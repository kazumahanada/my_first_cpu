==> flow/design.v <==
module cpu(
	input clk,
	input n_reset,
	input [7:0] instr,
	output [3:0] address,
	input [3:0] in,
	output [3:0] out 
	);
	wire load0;
	wire load1;
	wire load2;
	wire load3;
	reg [3:0] a_reg;
	reg [3:0] b_reg;
	reg [3:0] out_reg;
	reg [3:0] pc_reg;
	wire [3:0] op;
	wire [3:0] im;
	wire select_a;
	wire select_b;
	wire [3:0] selector_out;
	wire [3:0] alu_out;
	reg cf_reg;
	wire c;
	always @(posedge clk) begin
		if(n_reset == 1'b0 )
			a_reg <= 0;
		else
			a_reg <= load0 ? alu_out : a_reg;
	end
	always @(posedge clk) begin
		if(n_reset == 1'b0 )
			b_reg <= 0;
		else
			b_reg <= load1 ? alu_out : b_reg;
	end
	always @(posedge clk) begin
		if(n_reset == 1'b0 )
			out_reg <= 0; 
		else
			out_reg <= load2 ? alu_out : out_reg; 
	end
	assign out	= out_reg;
	always @(posedge clk) begin
		if(n_reset == 1'b0 ) 
			pc_reg <= 0;
		else
			pc_reg <= load3 ? im : pc_reg + 1;
	end
	assign address = pc_reg;
	assign op = instr[7:4];
	assign im = instr[3:0];
	assign select_a = op[0] | op[3];
	assign select_b = op[1];
	assign load0 = !(op[2] | op[3]);
	assign load1 = !(!op[2] | op[3]); 
	assign load2 = !op[2] & op[3]; 
	assign load3 = (!cf_reg | op[0]) & op[2] & op[3];
	data_selector ds (a_reg, b_reg, in, 4'b0000, select_a, select_b, selector_out);
	assign {c, alu_out} = selector_out + im;
	always @(posedge clk) begin
		if(n_reset == 1'b0 )
			cf_reg <= 0;
		else
			cf_reg <= c;
	end
endmodule
module data_selector(
	input [3:0] c0,
	input [3:0] c1,
	input [3:0] c2,
	input [3:0] c3,
	input select_a, select_b,
	output reg [3:0] y
);
	always @(*) begin
		if (select_a & select_b)
			y = c3;
		else if (!select_a & select_b)
			y = c2;
		else if (select_a & !select_b)
			y = c1;
		else
			y = c0;
	end
endmodule
== From RTL to reports: cpu ==
The steps from the RTL of cpu to its reports follow in flow order.
Line numbers count from 1 in the design file above.
Cell names lack the library's common part.
The mark n/a stands for no value.
Inputs
  design top: cpu
  clock input: clk
  standard-cell library: sky130hd
  timing corner: tt_025C_1v80

== Word-level counts ==
Source: Yosys, flattened and elaborated, memories not mapped. Widths are those after wreduce; folded enables and synchronous resets count as part of the registers. Registers that Yosys merges into a memory's read port (data or address) are not register bits. Print and check cells do not count. Equal cells are merged and count once.
Word-level totals
  register bits: 17
  bits of input ports: 14
  elaborated cells: 25
Operators by class
  add/subtract/negate cells: 2
  muxes and demuxes: 4
  bitwise operators: 10
  reductions and logical operators: 4
Operators by type and width (count)
  2-to-1 mux 4 bit: 4
  AND 1 bit: 6
  adder 4 x 4 -> 5 bit: 1
  OR 1 bit: 4
  zero test 1 bit: 4
  adder 4 x 1 -> 4 bit with constant B: 1

== Logic depth ==
Yosys ltp: most cells in a row. Word level: on the elaborated netlist, between registers, memories and ports. Mapped: between sequential cells and ports; inverters and the memories' decode and read muxes count.
Logic depth
  word-level depth: 6
  ABC_AREA: 0
  depth in mapped cells: 10

== Synthesis result ==
Yosys stat after the flow's synthesis: flattened, memories mapped to cells. It holds for the ABC_AREA given above (unset counts as 0); a run with the other value may have another netlist.
Cell types (count)
  dfxtp_1: 17
  ha_1: 5
  nand2_1: 13
  a21oi_1: 9
  mux2i_1: 4
  nand3_1: 8
  o21ai_0: 8
  o2111ai_1: 3
  a211oi_1: 3
  nor2_4: 2
  fa_1: 1
  inv_1: 5
  nor2b_1: 3
  xnor2_1: 2
  or4_1: 2
  nand2b_4: 1
  a211oi_2: 1
  buf_6: 1
Not listed: further types 19, cells in them 21.
Synthesis totals
  cell count: 109
  synthesis area: 955.9 um2
  flip-flop cells: 17
By module: a second synthesis without flattening, with its own total; a netlist apart from the flattened one above.
Unflattened totals
  cells (unflattened synthesis): 101
  area total of the unflattened synthesis: 935.9 um2
Rows give one instance, submodules left out.
By module
  cpu: times used 1, cells 97, area 830.8 um2, sequential area 340.3 um2
  data_selector: times used 1, cells 4, area 105.1 um2, sequential area 0.0 um2

== Timing after synthesis ==
Source: OpenSTA report_checks on the synthesized netlist (no wires, ideal clock, input and output delay 20% of the period each), path of least setup slack; recovery checks are left aside. Register names are those of the netlist, which keeps one name where synthesis merged equal registers.
Timing path post-synthesis
  path kind: input port to flip-flop
  from: input instr[7]
  to: register a_reg[3]
  period: 3.87 ns
  library setup time: 0.079 ns
  time at the first pin: 0.774 ns
  arrival: 2.455 ns
  data required time: 3.791 ns
  slack: 1.336 ns
  delay of the path: 1.760 ns
  stages on the path: 8
  synthesis period reached: 2.534 ns
"delay of the path" is the arrival time less input delay plus setup time.
"stages on the path": output pins that drive a net of the path, with the launching flip-flop's if there is one; two outputs of one cell count as two.
"synthesis period reached" is the clock period less the worst setup slack; recovery checks do not enter. This is arithmetic on one report: input and output delays are still those of the set period (20% each).
Between the ends stands the longest chain of elaborated cells between them, by number of cells; it is not shown to be the way that was timed. Of several equally long chains one is given.
Each line given opens the expression or statement behind the cell; cells for indexed reads and writes are added by Yosys, which also makes memories of some case tables.
Between the ends, post-synthesis
  cell sequence: buf_6 nor2_4 mux2i_1 o32ai_1 ha_1 and3_1 or4b_1 o211ai_1
  length of the longest elaborated chain: 6
  elaborated cells on any way between the ends: 10
Ends and longest elaborated chain, post-synthesis
  start, declared: line 4  | input [7:0] instr,
  OR 1 bit: line 53  | assign select_a = op[0] | op[3];
  AND 1 bit: line 81  | else if (select_a & !select_b)
  2-to-1 mux 4 bit: line 81
  2-to-1 mux 4 bit: line 79  | else if (!select_a & select_b)
  2-to-1 mux 4 bit: line 77  | if (select_a & select_b)
  adder 4 x 4 -> 5 bit: line 60  | assign {c, alu_out} = selector_out + im;
  end, assigned: line 27  | a_reg <= 0;
  end, assigned: line 29  | a_reg <= load0 ? alu_out : a_reg;
  end, declared: line 13  | reg [3:0] a_reg;

== Timing after layout ==
Path of least setup slack in the final report of entry A (OpenROAD, finished layout, wires in). Where an end is a register, its clock arrival counts in the times.
Timing path post-layout
  path kind: input port to flip-flop
  from: input instr[4]
  to: register a_reg[3]
  period: 2.71 ns
  library setup time: 0.07 ns
  time at the first pin: 0.54 ns
  arrival: 2.81 ns
  data required time: 2.93 ns
  slack: 0.12 ns
  stages on the path: 8
Between the ends stands the longest chain of elaborated cells between them, by number of cells; it is not shown to be the way that was timed. Of several equally long chains one is given.
Between the ends, post-layout
  cell sequence: clkdlybuf4s50_1 nor2_4 mux2i_1 o32ai_1 ha_1 and3_1 or4b_1 o211ai_1
  length of the longest elaborated chain: 6
  elaborated cells on any way between the ends: 9
Ends and longest elaborated chain, post-layout
  start, declared: line 4  | input [7:0] instr,
  OR 1 bit: line 53  | assign select_a = op[0] | op[3];
  AND 1 bit: line 81  | else if (select_a & !select_b)
  2-to-1 mux 4 bit: line 81
  2-to-1 mux 4 bit: line 79  | else if (!select_a & select_b)
  2-to-1 mux 4 bit: line 77  | if (select_a & select_b)
  adder 4 x 4 -> 5 bit: line 60  | assign {c, alu_out} = selector_out + im;
  end, assigned: line 27  | a_reg <= 0;
  end, assigned: line 29  | a_reg <= load0 ? alu_out : a_reg;
  end, declared: line 13  | reg [3:0] a_reg;

==> results <==
Record of 2 stored runs of the RTL-to-layout flow on cpu, platform sky130hd. The runs are unordered. Constraints: input delay and output delay 20% of the set period each, output load 0.01 pF.
"achieved clock period (ns)" is the run's clock period less its worst setup slack. It is reckoned from that one timing run; input and output delays stay at 20% of the period that was set.
"finish__power__total" is the tool's figure for a default switching activity; nothing was simulated.

Flow files of entry A
==> flow/run.sh <==
#!/bin/bash
# the make line also repeats the synthesis and layout settings of config.mk as NAME=value (left out here)
make -C /OpenROAD-flow-scripts/flow DESIGN_CONFIG=/design/flow/config.mk WORK_HOME=/design/flow/orfs CLKGATE_MAP_FILE= finish
==> flow/config.mk <==
export PLATFORM = sky130hd
export DESIGN_NAME = cpu
export DESIGN_NICKNAME = cpu
export VERILOG_FILES = /design/flow/design.v
export SDC_FILE = /design/flow/constraint.sdc
export NUM_CORES = 4
export LEC_CHECK = 0
export CAP_MARGIN = 20
export CELL_PAD_IN_SITES_DETAIL_PLACEMENT = 0
export CORE_MARGIN = 5
export CORE_UTILIZATION = 42
export CTS_CLUSTER_SIZE = 94
export MAX_ROUTING_LAYER = met4
export MIN_ROUTING_LAYER = met2
export PLACE_DENSITY_LB_ADDON = 0.17
export SLEW_MARGIN = 20
export TNS_END_PERCENT = 60
==> flow/constraint.sdc <==
create_clock -name core_clock -period 2.71 [get_ports {clk}]
set_input_delay 0.5420 -clock core_clock [delete_from_list [all_inputs] [get_ports {clk}]]
set_output_delay 0.5420 -clock core_clock [all_outputs]
set_load 0.01 [all_outputs]

report of entry A
yosys chip area after synthesis (um^2): 955.9
finish__design__die__area: 3329.9
finish__design__instance__area__stdcell: 1257.5
finish__timing__setup__ws: 0.118
finish__timing__setup__tns: 0.000
finish__timing__hold__ws: 0.458
finish__power__total: 5.632e-04
achieved clock period (ns): 2.592

Flow files of entry B
==> flow/run.sh <==
#!/bin/bash
# the make line also repeats the synthesis and layout settings of config.mk as NAME=value (left out here)
make -C /OpenROAD-flow-scripts/flow DESIGN_CONFIG=/design/flow/config.mk WORK_HOME=/design/flow/orfs CLKGATE_MAP_FILE= finish
==> flow/config.mk <==
export PLATFORM = sky130hd
export DESIGN_NAME = cpu
export DESIGN_NICKNAME = cpu
export VERILOG_FILES = /design/flow/design.v
export SDC_FILE = /design/flow/constraint.sdc
export NUM_CORES = 4
export LEC_CHECK = 0
export ABC_AREA = 0
export CAP_MARGIN = 20
export CELL_PAD_IN_SITES_GLOBAL_PLACEMENT = 1
export CORE_MARGIN = 2
export CORE_UTILIZATION = 59
export PLACE_DENSITY = 0.92
export SETUP_SLACK_MARGIN = 0.2
export SLEW_MARGIN = 20
export TNS_END_PERCENT = 30
==> flow/constraint.sdc <==
create_clock -name core_clock -period 3.19 [get_ports {clk}]
set_input_delay 0.6380 -clock core_clock [delete_from_list [all_inputs] [get_ports {clk}]]
set_output_delay 0.6380 -clock core_clock [all_outputs]
set_load 0.01 [all_outputs]

report of entry B: did not finish, place, GPL-0301
